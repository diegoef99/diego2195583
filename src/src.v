==> flow/design.v <==
module src(
    input  wire [7:0] ui_in,     
    output wire [7:0] uo_out,    
    input  wire [7:0] uio_in,    
    output wire [7:0] uio_out,   
    output wire [7:0] uio_oe,    
    input  wire       ena,       
    input  wire       clk,       
    input  wire       rst_n      
    );
    wire [2:0] bits ;
    reg [7:0] cnt;
    wire [7:0] duty;
    reg pwm_q,ppm_q;
    reg [2:0] bits_pre;
    wire pwm_d,ppm_d;
    assign duty = ui_in [7:0];
    assign bits = uio_in[2:0];
    assign uio_oe = 8'b11111000;
    assign uio_out[7:0] = 8'b00000000;
    assign uo_out[7:1] = 7'b0000000;
    always @(posedge clk) begin
      if(rst_n) begin
        bits_pre <= bits;
        if(bits_pre != bits) begin
            cnt <= 8'd0;
            pwm_q <= 1'b0;
        end
        else begin
            pwm_q <= pwm_d;
            if((cnt >= (2**bits)))
                cnt <= 0;
            else begin     
                cnt <= cnt + 1;
            end
        end
        bits_pre <= bits;
      end else begin
         pwm_q <= 1'b0;
         cnt <= 0;
         bits_pre <= bits;
      end
    end
    assign pwm_d = (cnt < duty);
    assign uo_out[0] = pwm_q;
endmodule
=== Reports on src ===
What the tools print for src, step after step.
Line numbers count from 1 in the design file above.
Operators carry their Yosys type and port widths (W data, S select, Z words).
Cell names lack the library's common part.
Not given: n/a

* Top module: src
* Clock: clk
* Library: sky130hd
* Timing corner: tt_025C_1v80

=== Elaborated design ===
Counts by Yosys on the flattened word-level netlist (proc, flatten, opt, wreduce; memories kept). Register bits leave out memories and registers merged into their read ports (data or address); mux counts leave out enables and synchronous resets folded into registers. Print and check cells are left out. Cells with the same type and inputs are merged into one.

* Add/sub/neg operators: 1
* Multipliers: 0
* Divide/modulo/power cells: 0
* Order comparisons: 2
* Equality and inequality tests: 1
* Shifts and indexed selects: 1
* Mux-type cells: 0
* Bitwise gates (word level): 1
* Reductions and logical operators: 2

{| class="wikitable"
|+ Operator list
! cell !! count
|-
| $shl A1 B3 Y32 const A || 1
|-
| $ge A8 B32 Y1 || 1
|-
| $add A8 B1 Y8 const B || 1
|-
| $lt A8 B8 Y1 || 1
|-
| $ne A3 B3 Y1 || 1
|-
| $reduce_or A3 Y1 || 1
|-
| $reduce_or A2 Y1 || 1
|-
| $not A1 Y1 || 1
|}

* Register bits: 12
* Bits in latches: 0
* RAM bits: 0
* Bits in read-only memories: 0
* Word width x clocked read ports: 0
* Memory cells: 0
* Input bits: 19
* Output and inout bits: 24
* Word-level cells: 11

=== Longest topological paths ===
Longest topological path by Yosys (ltp), each cell counted once; first at word level (registers and memories cut), then after technology mapping (sequential cells cut; the memories' decode and read muxes count).

* Depth in word-level cells: 3
* ABC_AREA: 1
* Depth in mapped cells: 11

=== Netlist ===
Source: synth_stat.txt of the flow (Yosys; design flattened, memories mapped). It holds for the ABC_AREA given above (unset counts as 0); a run with the other value may have another netlist.

* Cell count: 160
* Synthesis area: 1084.8 µm²
* Area of sequential cells: 240.2 µm²
* Mapped flip-flops: 12
* Buffer cells: 25

{| class="wikitable"
|+ Cell types
! cell type !! count
|-
| dfxtp_1 || 12
|-
| ha_1 || 16
|-
| buf_4 || 24
|-
| nand2_1 || 36
|-
| inv_1 || 22
|-
| nor2_1 || 20
|-
| nand3_1 || 10
|-
| xnor2_1 || 4
|-
| a21oi_1 || 4
|-
| xor2_1 || 1
|-
| conb_1 || 2
|-
| inv_2 || 2
|-
| nand3b_1 || 1
|-
| o21bai_1 || 1
|-
| nand2_2 || 1
|-
| nor2_2 || 1
|-
| buf_2 || 1
|-
| nor3_1 || 1
|-
| o21ai_0 || 1
|}

=== Timing after synthesis ===
Source: OpenSTA report_checks on the synthesized netlist (no wires, ideal clock, input and output delay 20% of the period each), path of least setup slack; recovery checks are left aside. Register names are those of the netlist, which keeps one name where synthesis merged equal registers.

* Path type: input -> register
* From: in uio_in[0]
* To: reg cnt[2]
* Clock period: 2720 ps
* Library setup time: 116 ps
* Launch time at the first pin: 544 ps
* Arrival: 1537 ps
* Required time: 2604 ps
* Path slack: 1067 ps
* Delay of the path: 1109 ps
* Stages on the path: 10
* Synthesis period reached: 1653 ps

"delay of the path" = arrival - input delay + setup time.
"stages on the path": output pins that drive a net of the path, with the launching flip-flop's if there is one; two outputs of one cell count as two.
"synthesis period reached" = period - worst setup slack (recovery checks aside). The figure is calculated, with input and output delays left at 20% of the set period.
Between the ends stands the longest chain of elaborated cells between them, by number of cells; it is not shown to be the way that was timed. Of several equally long chains one is given.
A line is the first line of the expression or statement that the cell stems from. Yosys adds cells for indexed reads and writes and turns some case tables into memories.
At most two assigning lines are given for a register; there are more.

* Cell sequence: buf_2 > inv_1 > nand3_1 > ha_1 > nand2_1 > o21bai_1 > nand2_1 > nand2_1 > nand2_2 > nor2_1
* Length of the longest elaborated chain: 3
* Elaborated cells on any way between the ends: 4
* RTL lines with such cells: 2
* Classes of those cells: compare (1); eq/ne (1); shift (1); reduce/logical (1)

{| class="wikitable"
|+ RTL lines, path after synthesis
! item !! RTL line !! source
|-
| start, declared || 4 || <nowiki>input  wire [7:0] uio_in,</nowiki>
|-
| $shl A1 B3 Y32 || 31 || <nowiki>if((cnt >= (2**bits)))</nowiki>
|-
| $ge A8 B32 Y1 || 31 ||
|-
| $reduce_or A3 Y1 || n/a ||
|-
| end, assigned || 32 || <nowiki>cnt <= 0;</nowiki>
|-
| end, assigned || 34 || <nowiki>cnt <= cnt + 1;</nowiki>
|-
| end, declared || 12 || <nowiki>reg [7:0] cnt;</nowiki>
|}

=== Timing after layout ===
From the final timing report of flow run 1: the path of least setup slack in the routed layout; clock arrival at registers is part of the times.
The path's times are printed in steps of 10 ps; the period is the one set.

* Path type: register -> register
* From: reg cnt[7]
* To: reg cnt[2]
* Clock period: 1470 ps
* Library setup time: 60 ps
* Launch time at the first pin: 250 ps
* Arrival: 1510 ps
* Required time: 1650 ps
* Path slack: 140 ps
* Stages on the path: 7

Between the ends stands the longest chain of elaborated cells between them, by number of cells; it is not shown to be the way that was timed. Of several equally long chains one is given.
At most two assigning lines are given for a register; there are more.

* Cell sequence: dfxtp_2 > ha_1 > a21oi_1 > nand2_1 > nor2_2 > nand2_4 > nor2_2
* Length of the longest elaborated chain: 2
* Elaborated cells on any way between the ends: 2
* RTL lines with such cells: 1
* Classes of those cells: compare (1); reduce/logical (1)

{| class="wikitable"
|+ RTL lines, path post-layout
! item !! RTL line !! source
|-
| start, declared || 12 || <nowiki>reg [7:0] cnt;</nowiki>
|-
| start, assigned || 26 || <nowiki>cnt <= 8'd0;</nowiki>
|-
| start, assigned || 34 || <nowiki>cnt <= cnt + 1;</nowiki>
|-
| $ge A8 B32 Y1 || 31 || <nowiki>if((cnt >= (2**bits)))</nowiki>
|-
| $reduce_or A3 Y1 || n/a ||
|-
| end, assigned || 32 || <nowiki>cnt <= 0;</nowiki>
|-
| end, assigned || 34 ||
|-
| end, declared || 12 ||
|}

Subject: src on sky130hd, stored results

Hello all,

2 stored runs of src in the flow (synthesis by Yosys, layout by OpenROAD, sky130hd cells), in arbitrary order. Constraints: input delay and output delay 20% of the set period each, output load 0.01 pF.
By "achieved clock period" is meant the clock period of the run minus its worst setup slack. This is arithmetic on one report: input and output delays are still those of the set period (20% each).
"worst setup path time" is the time allowed to the run's worst setup path (the clock period less input and output delay, where it has them) less its slack. Clock arrival times count: a late capture clock shortens it, a late launch clock lengthens it.
"power" rests on the timing tool's default activity at the inputs, not on a simulated workload.
"worst setup path time" is known to 10 ps.

Flow run 1
==> flow/run.sh <==
#!/bin/bash
# the make line also repeats the synthesis and layout settings of config.mk as NAME=value (left out here)
make -C /OpenROAD-flow-scripts/flow DESIGN_CONFIG=/design/flow/config.mk WORK_HOME=/design/flow/orfs CLKGATE_MAP_FILE= finish
==> flow/config.mk <==
export PLATFORM = sky130hd
export DESIGN_NAME = src
export DESIGN_NICKNAME = src
export VERILOG_FILES = /design/flow/design.v
export SDC_FILE = /design/flow/constraint.sdc
export NUM_CORES = 4
export LEC_CHECK = 0
export ABC_AREA = 1
export CAP_MARGIN = 20
export CELL_PAD_IN_SITES_DETAIL_PLACEMENT = 0
export CELL_PAD_IN_SITES_GLOBAL_PLACEMENT = 2
export CORE_ASPECT_RATIO = 1.25
export CORE_MARGIN = 2
export CORE_UTILIZATION = 33
export CTS_CLUSTER_DIAMETER = 346
export GPL_ROUTABILITY_DRIVEN = 0
export MAX_ROUTING_LAYER = met4
export PLACE_DENSITY_LB_ADDON = 0.07
export SETUP_SLACK_MARGIN = 0.2
export SLEW_MARGIN = 20
==> flow/constraint.sdc <==
create_clock -name core_clock -period 1.47 [get_ports {clk}]
set_input_delay 0.2940 -clock core_clock [delete_from_list [all_inputs] [get_ports {clk}]]
set_output_delay 0.2940 -clock core_clock [all_outputs]
set_load 0.01 [all_outputs]

==> results of flow run 1 <==
chip area after synthesis (Yosys): 1084.8 µm²
die area: 3764.6 µm²
utilization: 0.469
worst setup slack after layout: 144 ps
total negative slack: 0 ps
worst hold slack: 228 ps
power: 896 uW
achieved clock period: 1326 ps
worst setup path time: 1330 ps
worst setup path kind: register -> register

Flow run 2
==> flow/run.sh <==
#!/bin/bash
# the make line also repeats the synthesis and layout settings of config.mk as NAME=value (left out here)
make -C /OpenROAD-flow-scripts/flow DESIGN_CONFIG=/design/flow/config.mk WORK_HOME=/design/flow/orfs CLKGATE_MAP_FILE= finish
==> flow/config.mk <==
export PLATFORM = sky130hd
export DESIGN_NAME = src
export DESIGN_NICKNAME = src
export VERILOG_FILES = /design/flow/design.v
export SDC_FILE = /design/flow/constraint.sdc
export NUM_CORES = 4
export LEC_CHECK = 0
export CAP_MARGIN = 20
export CORE_MARGIN = 2
export CORE_UTILIZATION = 40
export SETUP_SLACK_MARGIN = 0.05
export SLEW_MARGIN = 20
==> flow/constraint.sdc <==
create_clock -name core_clock -period 2.37 [get_ports {clk}]
set_input_delay 0.4740 -clock core_clock [delete_from_list [all_inputs] [get_ports {clk}]]
set_output_delay 0.4740 -clock core_clock [all_outputs]
set_load 0.01 [all_outputs]

==> results of flow run 2 <==
chip area after synthesis (Yosys): 1068.5 µm²
die area: 3100.8 µm²
utilization: 0.484
worst setup slack after layout: 132 ps
total negative slack: 0 ps
worst hold slack: 502 ps
power: 469.4 uW
achieved clock period: 2238 ps
worst setup path time: 1760 ps
worst setup path kind: input -> register

Thanks
